==> flow/design.v <==
module router_fifo(clock,resetn,write_enb,soft_reset,read_enb,data_in,lfd_state,empty,data_out,full);
input [7:0]data_in;
output reg [7:0]data_out;
output empty,full;
input clock,resetn,write_enb,soft_reset,read_enb,lfd_state;
reg[8:0]mem[15:0]; 
reg [6:0]fifo_counter;
reg [4:0]wr_ptr,rd_ptr;
integer i;
always@(posedge clock)
begin
if(!resetn)
begin
	wr_ptr<=5'b0;
	rd_ptr<=5'b0;
end
else if(soft_reset)
begin
	wr_ptr<=5'b0;
	rd_ptr<=5'b0;
end
else
	begin
		begin
		if(!full && write_enb)
			wr_ptr<=wr_ptr+1'b1;
		else
			wr_ptr<=wr_ptr;
		end
		begin
		if(!empty&&read_enb)
			rd_ptr<=rd_ptr+1'b1;
		else
			rd_ptr<=rd_ptr;
		end
	end
end
always@(posedge clock)
begin
if(!resetn)
	fifo_counter<=0;
else if(soft_reset)
	fifo_counter<=0;
else 
	begin
	if(read_enb &&!empty)
		begin
			if(mem[rd_ptr[3:0]][8]==1'b1)  
				fifo_counter<=mem[rd_ptr[3:0]][7:2]+1'b1; 
			else if(fifo_counter!=0)
				fifo_counter<=fifo_counter-1'b1;
		end
	else
		fifo_counter<=fifo_counter;
	end
end
always@(posedge clock)
begin
if(!resetn)
begin
	for(i=0;i<16;i=i+1)
	mem[i]=0;
end
else if(soft_reset)
begin
	for(i=0;i<16;i=i+1)
	mem[i]=0;
end
else if(write_enb&&!full)
	{mem[wr_ptr[3:0]][8],mem[wr_ptr[3:0]][7:0]}<={lfd_state,data_in};
end
always@(posedge clock)
begin
if(!resetn)
	data_out<=0;
else if(soft_reset)
	data_out<=8'bz;
else
begin
	if(fifo_counter==0)
		data_out<=8'bz;
	else if(read_enb &&!empty)
		data_out<=mem[rd_ptr[3:0]];
	else
		data_out<=0;
end
end
assign empty=(wr_ptr==rd_ptr)?1'b1:1'b0;
assign full=(wr_ptr=={~rd_ptr[4],rd_ptr[3:0]})?1'b1:1'b0;
endmodule
Tool chain data of router_fifo --
The steps from the RTL of router_fifo to its reports follow in flow order. Lines are those of the file above, counted from 1. Operators: Yosys type, input widths -> output width; for muxes data width and select width s. Cell names lack the library's common part. The mark -- stands for no value.
Design: top module router_fifo, clock port clock, library sky130hd, library corner tt_025C_1v80

Word level --
Counts by Yosys on the flattened word-level netlist (proc, flatten, opt, wreduce; memories kept). Print and check cells are left out. Yosys's memory passes give these memory sizes; they may raise the number of words (mostly to a power of two), join words into wider ones and drop unused or constant bits.
Bit counts: bits in registers 25, memory bits (writable) 144, memory cells 1, bits of input ports 14, output and inout bits 10, word-level cells 49
Cells by class: $add $sub $neg 4, equal/unequal tests 2, mux-type cells 24, bitwise logic cells 5, reduce/logical cells 9
Memory list:
- mem | depth 16, width 9, line 6 | reg[8:0]mem[15:0];
Operators by type and width (count):
- $mux 9 | 7
- $mux 36 | 1
- $mux 8 | 3
- $mux 18 | 1
- $mux 7 | 2
- $add 5x1->5 const B | 2
- $eq 5x5->1 | 2
- $mux 4 | 2
- $mux 1 | 8
- $add 6x1->7 const B | 1
- $sub 7x1->7 const B | 1
- $logic_not 7->1 | 1
- $reduce_bool 7->1 | 1
- $or 1x1->1 | 3
- $logic_and 1x1->1 | 2
- $not 1->1 | 2
- $logic_not 1->1 | 2
- $reduce_and 2->1 | 1
- $reduce_bool 2->1 | 1
- $reduce_or 2->1 | 1

Longest topological paths --
Depth = most cells in a row (Yosys ltp): at word level without a register or memory, in the mapped netlist without a sequential cell, where the memories' decode and read muxes count.
Depth: word-level depth 8, ABC_AREA 0, depth in mapped cells 7, gate-level depth less buffers 5

Netlist --
Source: synth_stat.txt of the flow (Yosys; design flattened, memories mapped). It holds for the ABC_AREA given above (unset counts as 0); a run with the other value may have another netlist. Totals and module areas in this step are rounded.
Cells by type:
- edfxtp_1 | count 128, area in all 3.84E+03 µm²
- nor2_1 | count 125, area in all 469.2 µm²
- dfxtp_1 | count 22, area in all 440.422 µm²
- mux2i_1 | count 29, area in all 290.278 µm²
- mux4_2 | count 11, area in all 247.738 µm²
- mux4_1 | count 7, area in all 183.926 µm²
- nand2_1 | count 46, area in all 172.666 µm²
- buf_6 | count 14, area in all 157.651 µm²
- o211ai_4 | count 4, area in all 85.082 µm²
- o21ai_0 | count 17, area in all 85.082 µm²
- mux2_2 | count 7, area in all 78.826 µm²
- o21ai_1 | count 15, area in all 75.072 µm²
- a221o_1 | count 7, area in all 70.067 µm²
- ha_1 | count 5, area in all 62.56 µm²
- a221oi_1 | count 7, area in all 61.309 µm²
- a21oi_1 | count 12, area in all 60.058 µm²
- and3_1 | count 9, area in all 56.304 µm²
- xnor2_1 | count 5, area in all 43.792 µm²
Other cell types: 24; their cells: 67.
Mapped netlist: standard cells after synthesis 537, mapped area 0.00692 mm², area of sequential cells 0.004284 mm², mapped flip-flops 150, buffer cells 34

Timing after synthesis --
Source: OpenSTA report_checks on the synthesized netlist (no wires, ideal clock, input and output delay 20% of the period each), path of least setup slack; recovery checks are left aside. Register names are those of the netlist, which keeps one name where synthesis merged equal registers.
Path post-synthesis: path kind input port to flip-flop, from input port soft_reset, to memory mem[10][0], clock period 2330 ps, input delay 466 ps, setup time 384 ps, data arrival time 1763 ps, required time 1946 ps, setup slack 183 ps, delay of the path 1681 ps, stages 4, period reached after synthesis 2147 ps
"delay of the path" is the arrival time less input delay plus setup time. "stages": output pins that drive a net of the path, with the launching flip-flop's if there is one; two outputs of one cell count as two. "period reached after synthesis" = period - worst setup slack (recovery checks aside). The figure is calculated, with input and output delays left at 20% of the set period.
Between the ends, post-synthesis: cell sequence nand2b_1 -> nor2_4 -> o211ai_4 -> o21ai_0
Ends and longest elaborated chain, post-synthesis:
- from (decl) | line 5 | input clock,resetn,write_enb,soft_reset,read_enb,lfd_state;
- to (decl) | line 6 | reg[8:0]mem[15:0];
No chain of elaborated cells between the ends is given.

Timing after layout --
Path of least setup slack in the final report of run 1 (OpenROAD, finished layout, wires in). Where an end is a register, its clock arrival counts in the times. The report prints the path's times to 10 ps; the period is as set.
Path post-layout: path kind input port to flip-flop, from input port resetn, to memory mem[7][3], clock period 2960 ps, input delay 590 ps, setup time 390 ps, data arrival time 2840 ps, required time 2990 ps, setup slack 150 ps, stages 6
Between the ends, post-layout: cell sequence clkdlybuf4s50_1 -> nor2b_1 -> clkbuf_1 -> buf_2 -> clkbuf_1 -> o21ai_1
Ends and longest elaborated chain, post-layout:
- from (decl) | line 5 | input clock,resetn,write_enb,soft_reset,read_enb,lfd_state;
- to (decl) | line 6 | reg[8:0]mem[15:0];
No chain of elaborated cells between the ends is given.

Subject: router_fifo on sky130hd, stored results

Hello all,

Measured data: module router_fifo, platform sky130hd, 2 stored runs of the flow under differing settings, order arbitrary. Input and output delays are each 20% of the period that was set; the output load is 0.01 pF.
Measured values are rounded.

[run 1] flow files
==> flow/run.sh <==
#!/bin/bash
# the make line also repeats the synthesis and layout settings of config.mk as NAME=value (left out here)
make -C /OpenROAD-flow-scripts/flow DESIGN_CONFIG=/design/flow/config.mk WORK_HOME=/design/flow/orfs CLKGATE_MAP_FILE= finish
==> flow/config.mk <==
export PLATFORM = sky130hd
export DESIGN_NAME = router_fifo
export DESIGN_NICKNAME = router_fifo
export VERILOG_FILES = /design/flow/design.v
export SDC_FILE = /design/flow/constraint.sdc
export NUM_CORES = 4
export LEC_CHECK = 0
export CAP_MARGIN = 20
export CELL_PAD_IN_SITES_GLOBAL_PLACEMENT = 1
export CORE_MARGIN = 2
export CORE_UTILIZATION = 18
export GPL_ROUTABILITY_DRIVEN = 1
export GPL_TIMING_DRIVEN = 0
export PLACE_DENSITY_LB_ADDON = 0.23
export SLEW_MARGIN = 20
==> flow/constraint.sdc <==
create_clock -name core_clock -period 2.96 [get_ports {clock}]
set_input_delay 0.5920 -clock core_clock [delete_from_list [all_inputs] [get_ports {clock}]]
set_output_delay 0.5920 -clock core_clock [all_outputs]
set_load 0.01 [all_outputs]

[run 1] result: cell area after synthesis 0.00692 mm²; die outline area 0.04003 mm²; standard-cell area of the final layout 0.008404 mm²; smallest setup slack 150 ps; sum of negative setup slack 0 ps; post-route worst hold slack 510 ps

[run 2] flow files
==> flow/run.sh <==
#!/bin/bash
# the make line also repeats the synthesis and layout settings of config.mk as NAME=value (left out here)
make -C /OpenROAD-flow-scripts/flow DESIGN_CONFIG=/design/flow/config.mk WORK_HOME=/design/flow/orfs CLKGATE_MAP_FILE= finish
==> flow/config.mk <==
export PLATFORM = sky130hd
export DESIGN_NAME = router_fifo
export DESIGN_NICKNAME = router_fifo
export VERILOG_FILES = /design/flow/design.v
export SDC_FILE = /design/flow/constraint.sdc
export NUM_CORES = 4
export LEC_CHECK = 0
export ABC_AREA = 0
export CAP_MARGIN = 5
export CELL_PAD_IN_SITES_DETAIL_PLACEMENT = 2
export CELL_PAD_IN_SITES_GLOBAL_PLACEMENT = 3
export CORE_ASPECT_RATIO = 1.11
export CORE_MARGIN = 2
export CORE_UTILIZATION = 60
export GPL_ROUTABILITY_DRIVEN = 1
export GPL_TIMING_DRIVEN = 0
export SLEW_MARGIN = 20
==> flow/constraint.sdc <==
create_clock -name core_clock -period 3.48 [get_ports {clock}]
set_input_delay 0.6960 -clock core_clock [delete_from_list [all_inputs] [get_ports {clock}]]
set_output_delay 0.6960 -clock core_clock [all_outputs]
set_load 0.01 [all_outputs]

[run 2] result: stopped before the end: placement reported GPL-0301

Thanks
