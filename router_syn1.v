==> flow/design.v <==
module router_syn(detect_add,data_in,write_enb_reg,clock,resetn,vld_out_0,vld_out_1,vld_out_2,read_enb_0,read_enb_1,read_enb_2,write_enb,fifo_full,empty_0,empty_1,empty_2,soft_reset_0,soft_reset_1,soft_reset_2,full_0,full_1,full_2);
input [1:0]data_in;
output reg [2:0]write_enb;
input detect_add,clock,resetn,write_enb_reg,read_enb_0,read_enb_1,read_enb_2,empty_0,empty_1,empty_2,full_0,full_1,full_2;
output reg fifo_full,soft_reset_0,soft_reset_1,soft_reset_2;
output vld_out_0,vld_out_1,vld_out_2;
reg [1:0]int_addr_reg;
reg [4:0]counter0,counter1,counter2;
always@(posedge clock)
begin
if(!resetn)
	int_addr_reg<=2'b11;
else if(detect_add)
	int_addr_reg<=data_in;
else
	int_addr_reg<=int_addr_reg;
end
assign vld_out_0=!empty_0;
assign vld_out_1=!empty_1;
assign vld_out_2=!empty_2;
always@(*)
begin
if(!resetn)
write_enb=3'b0;
else if(write_enb_reg)
	begin
		case(int_addr_reg)
			2'b00:write_enb=3'b001;
			2'b01:write_enb=3'b010;
			2'b10:write_enb=3'b100;
			default: write_enb=3'b000;
		endcase
	end
else
write_enb=3'b0;
end
always@(*)
begin
	if(!resetn)
		fifo_full=1'b0;
	else
		begin
			case(int_addr_reg)
				2'b00:fifo_full<=full_0;
				2'b01:fifo_full<=full_1;
				2'b10:fifo_full<=full_2;
				default:fifo_full<=0;
			endcase
		end
end	
always@(posedge clock)
	begin
		if(!resetn)
			counter0<=5'b0;
		else if(vld_out_0)
			begin
				if(!read_enb_0)
					begin
						if(counter0==5'b11110)	
							begin
								soft_reset_0<=1'b1;
								counter0<=1'b0;
							end
						else
							begin
								counter0<=counter0+1'b1;
								soft_reset_0<=1'b0;
							end
					end
				else counter0<=5'd0;
			end
		else counter0<=5'd0;
	end
always@(posedge clock)
	begin
		if(!resetn)
			counter1<=5'b0;
		else if(vld_out_1)
			begin
				if(!read_enb_1)
					begin
						if(counter1==5'b11110)	
							begin
								soft_reset_1<=1'b1;
								counter1<=1'b0;
							end
						else
							begin
								counter1<=counter1+1'b1;
								soft_reset_1<=1'b0;
							end
					end
				else counter1<=5'd0;
			end
		else counter1<=5'd0;
	end
always@(posedge clock)
	begin
		if(!resetn)
			counter2<=5'b0;
		else if(vld_out_2)
			begin
				if(!read_enb_2)
					begin
						if(counter2==5'b11110)	
							begin
								soft_reset_2<=1'b1;
								counter2<=1'b0;
							end
						else
							begin
								counter2<=counter2+1'b1;
								soft_reset_2<=1'b0;
							end
					end
				else counter2<=5'd0;
			end
		else counter2<=5'd0;
	end
endmodule
==> Tool chain data of router_syn <==
The steps from the RTL of router_syn to its reports follow in flow order.
Line numbers count from 1 in the design file above.
Library cell names are shortened.
{ "design": {"top_module": "router_syn", "clock_port": "clock", "cell_library": "sky130hd", "pvt_corner": "tt_025C_1v80"} }

==> Elaborated design <==
Counts by Yosys on the flattened word-level netlist (proc, flatten, opt, wreduce; memories kept). Register bits leave out memories and registers merged into their read ports (data or address); mux counts leave out enables and synchronous resets folded into registers. Print and check cells are left out. Cells with the same type and inputs are merged into one.
{ "word_totals": {"register_bits": 20, "word_cells": 40} }
{ "op_classes": {"n_addsub": 3, "n_eq": 5, "muxes": 8, "logic": 7, "reduce_and_logical": 10} }
{ "ops": {"columns": ["operator", "count"], "rows": [
  ["5-bit by 1-bit adder with 5-bit output with constant B", 3],
  ["5-bit equality test with constant B", 3],
  ["4-bit OR reduction", 3],
  ["3-bit AND reduction", 3],
  ["3-bit case mux with 3-bit select", 1],
  ["1-bit NOT", 7],
  ["3-bit two-way mux", 2],
  ["1-bit two-way mux", 4],
  ["1-bit zero test", 3],
  ["1-bit case mux with 3-bit select", 1],
  ["2-bit by 1-bit equality test with 1-bit output with constant B", 1],
  ["2-bit equality test with constant B", 1],
  ["2-bit zero test", 1]
]} }

==> Logic depth <==
Yosys ltp: most cells in a row. Word level: on the elaborated netlist, between registers, memories and ports. Mapped: between sequential cells and ports; inverters and the memories' decode and read muxes count.
{ "logic_depth": {"word_depth": 4, "abc_area": 0, "depth_mapped": 5, "depth_no_buf": 5} }

==> Mapped cells and area <==
The flow's flattened synthesis, as Yosys stat reports it; memories are mapped. The netlist is that of the ABC_AREA named above (0 if unset); the other value can give another one.
Totals and module areas in this step are rounded.
{ "types": {"columns": ["cell", "count"], "rows": [
  ["dfxtp_1", 17],
  ["edfxtp_1", 3],
  ["ha_1", 6],
  ["nor2_1", 15],
  ["nor3b_4", 3],
  ["xor2_1", 6],
  ["mux2i_1", 3],
  ["nand3_1", 6],
  ["and4_1", 3],
  ["nand2b_2", 3],
  ["xnor2_1", 3],
  ["inv_1", 6],
  ["nor3b_1", 2],
  ["nand2_1", 3],
  ["and2_2", 1],
  ["nand3b_1", 1],
  ["nor3_1", 1],
  ["o21ai_0", 1]
]} }
{ "mapped": {"cell_count": 83, "synth_area_um2": 883.3, "seqArea_um2": 430.4, "ff_cells": 20, "buf_cells": 0} }

==> Worst setup path after synthesis <==
Path of least setup slack by OpenSTA after synthesis, without wires, with an ideal clock, recovery checks aside; 20% of the period is set as input and as output delay. Where synthesis merged equal registers, the netlist keeps one of their names.
{ "synth_timing": {"path_kind": "register to output", "startpoint": "register int_addr_reg[1]", "endpoint": "output fifo_full", "period_ps": 1480, "out_delay_ps": 296, "t_first_pin_ps": 0, "arrival_time_ps": 819, "required_ps": 1184, "slack_ps": 365, "delay_ps": 819, "driving_pins": 4, "n_path_buf": 0, "period_less_setup_slack_ps": 1115} }
"delay_ps" is the arrival time less input delay plus setup time.
A path that ends at an output port has no setup time.
"driving_pins": output pins that drive a net of the path, with the launching flip-flop's if there is one; two outputs of one cell count as two.
"period_less_setup_slack_ps" is the clock period less the worst setup slack; recovery checks do not enter. This is arithmetic on one report: input and output delays are still those of the set period (20% each).
Between the ends stands the longest chain of elaborated cells between them, by number of cells; it is not shown to be the way that was timed. Of several equally long chains one is given.
A line is the first line of the expression or statement that the cell stems from. Yosys adds cells for indexed reads and writes and turns some case tables into memories.
At most two assigning lines are given for a register; there are more.
{ "synth_between": {"path_cell_list": "dfxtp_1 > mux2i_1 > o21ai_0 > and2_2", "elab_chain_cells": 3} }
{ "synth_lines": {"columns": ["item", "line", "rtl"], "rows": [
  ["from (decl)", 7, "reg [1:0]int_addr_reg;"],
  ["from (assign)", 14, "int_addr_reg<=data_in;"],
  ["from (assign)", 16, "int_addr_reg<=int_addr_reg;"],
  ["2-bit equality test", 43, "case(int_addr_reg)"],
  ["1-bit case mux with 3-bit select", 43, null],
  ["1-bit two-way mux", 39, "if(!resetn)"],
  ["to (decl)", 5, "output reg fifo_full,soft_reset_0,soft_reset_1,soft_reset_2;"]
]} }

==> Worst path after layout <==
From the final timing report of run A: the path of least setup slack in the routed layout; clock arrival at registers is part of the times.
The report prints the path's times to 10 ps; the period is as set.
{ "layout_timing": {"path_kind": "register to output", "startpoint": "register int_addr_reg[1]", "endpoint": "output fifo_full", "period_ps": 1200, "out_delay_ps": 240, "t_first_pin_ps": 300, "arrival_time_ps": 1200, "required_ps": 960, "slack_ps": -240, "driving_pins": 5, "n_path_buf": 1} }
Between the ends stands the longest chain of elaborated cells between them, by number of cells; it is not shown to be the way that was timed. Of several equally long chains one is given.
At most two assigning lines are given for a register; there are more.
{ "layout_between": {"path_cell_list": "dfxtp_4 > mux2i_1 > o21ai_1 > and2_4 > buf_6", "elab_chain_cells": 3} }
{ "layout_lines": {"columns": ["item", "line", "rtl"], "rows": [
  ["from (decl)", 7, "reg [1:0]int_addr_reg;"],
  ["from (assign)", 14, "int_addr_reg<=data_in;"],
  ["from (assign)", 16, "int_addr_reg<=int_addr_reg;"],
  ["2-bit equality test", 43, "case(int_addr_reg)"],
  ["1-bit case mux with 3-bit select", 43, null],
  ["1-bit two-way mux", 39, "if(!resetn)"],
  ["to (decl)", 5, "output reg fifo_full,soft_reset_0,soft_reset_1,soft_reset_2;"]
]} }

Lab notebook: router_syn

Below are 2 stored runs of the flow (Yosys, OpenROAD; platform sky130hd) on router_syn, each with its settings and what was measured, unordered. Constraints: input delay and output delay 20% of the set period each, output load 0.01 pF.
"achievedPeriod_ps" is the run's clock period less its worst setup slack. It is reckoned from that one timing run; input and output delays stay at 20% of the period that was set.
"final_power_uw" is the tool's figure for a default switching activity; nothing was simulated.
Values from the reports are rounded here.

Run A
==> flow/run.sh <==
#!/bin/bash
# the make line also repeats the synthesis and layout settings of config.mk as NAME=value (left out here)
make -C /OpenROAD-flow-scripts/flow DESIGN_CONFIG=/design/flow/config.mk WORK_HOME=/design/flow/orfs CLKGATE_MAP_FILE= finish
==> flow/config.mk <==
export PLATFORM = sky130hd
export DESIGN_NAME = router_syn
export DESIGN_NICKNAME = router_syn
export VERILOG_FILES = /design/flow/design.v
export SDC_FILE = /design/flow/constraint.sdc
export NUM_CORES = 4
export LEC_CHECK = 0
export CAP_MARGIN = 10
export CORE_MARGIN = 2
export CORE_UTILIZATION = 26
export GPL_ROUTABILITY_DRIVEN = 1
export GPL_TIMING_DRIVEN = 1
export SETUP_SLACK_MARGIN = -0.03
export SLEW_MARGIN = 20
==> flow/constraint.sdc <==
create_clock -name core_clock -period 1.2 [get_ports {clock}]
set_input_delay 0.2400 -clock core_clock [delete_from_list [all_inputs] [get_ports {clock}]]
set_output_delay 0.2400 -clock core_clock [all_outputs]
set_load 0.01 [all_outputs]

==> results of run A, as JSON <==
{
  "final_die_area_um2": 3879,
  "achievedPeriod_ps": 1438,
  "worstSetupSlack_ps": -238,
  "ys_area_um2": 883.3,
  "final_power_uw": 1385,
  "utilization_pct": 39.6
}

Run B
==> flow/run.sh <==
#!/bin/bash
# the make line also repeats the synthesis and layout settings of config.mk as NAME=value (left out here)
make -C /OpenROAD-flow-scripts/flow DESIGN_CONFIG=/design/flow/config.mk WORK_HOME=/design/flow/orfs CLKGATE_MAP_FILE= finish
==> flow/config.mk <==
export PLATFORM = sky130hd
export DESIGN_NAME = router_syn
export DESIGN_NICKNAME = router_syn
export VERILOG_FILES = /design/flow/design.v
export SDC_FILE = /design/flow/constraint.sdc
export NUM_CORES = 4
export LEC_CHECK = 0
export CAP_MARGIN = 20
export CORE_MARGIN = 2
export CORE_UTILIZATION = 54
export SLEW_MARGIN = 20
==> flow/constraint.sdc <==
create_clock -name core_clock -period 1.17 [get_ports {clock}]
set_input_delay 0.2340 -clock core_clock [delete_from_list [all_inputs] [get_ports {clock}]]
set_output_delay 0.2340 -clock core_clock [all_outputs]
set_load 0.01 [all_outputs]

==> results of run B, as JSON <==
{
  "final_die_area_um2": 1975,
  "achievedPeriod_ps": 1427,
  "worstSetupSlack_ps": -257,
  "ys_area_um2": 883.3,
  "final_power_uw": 1423,
  "utilization_pct": 82.4
}
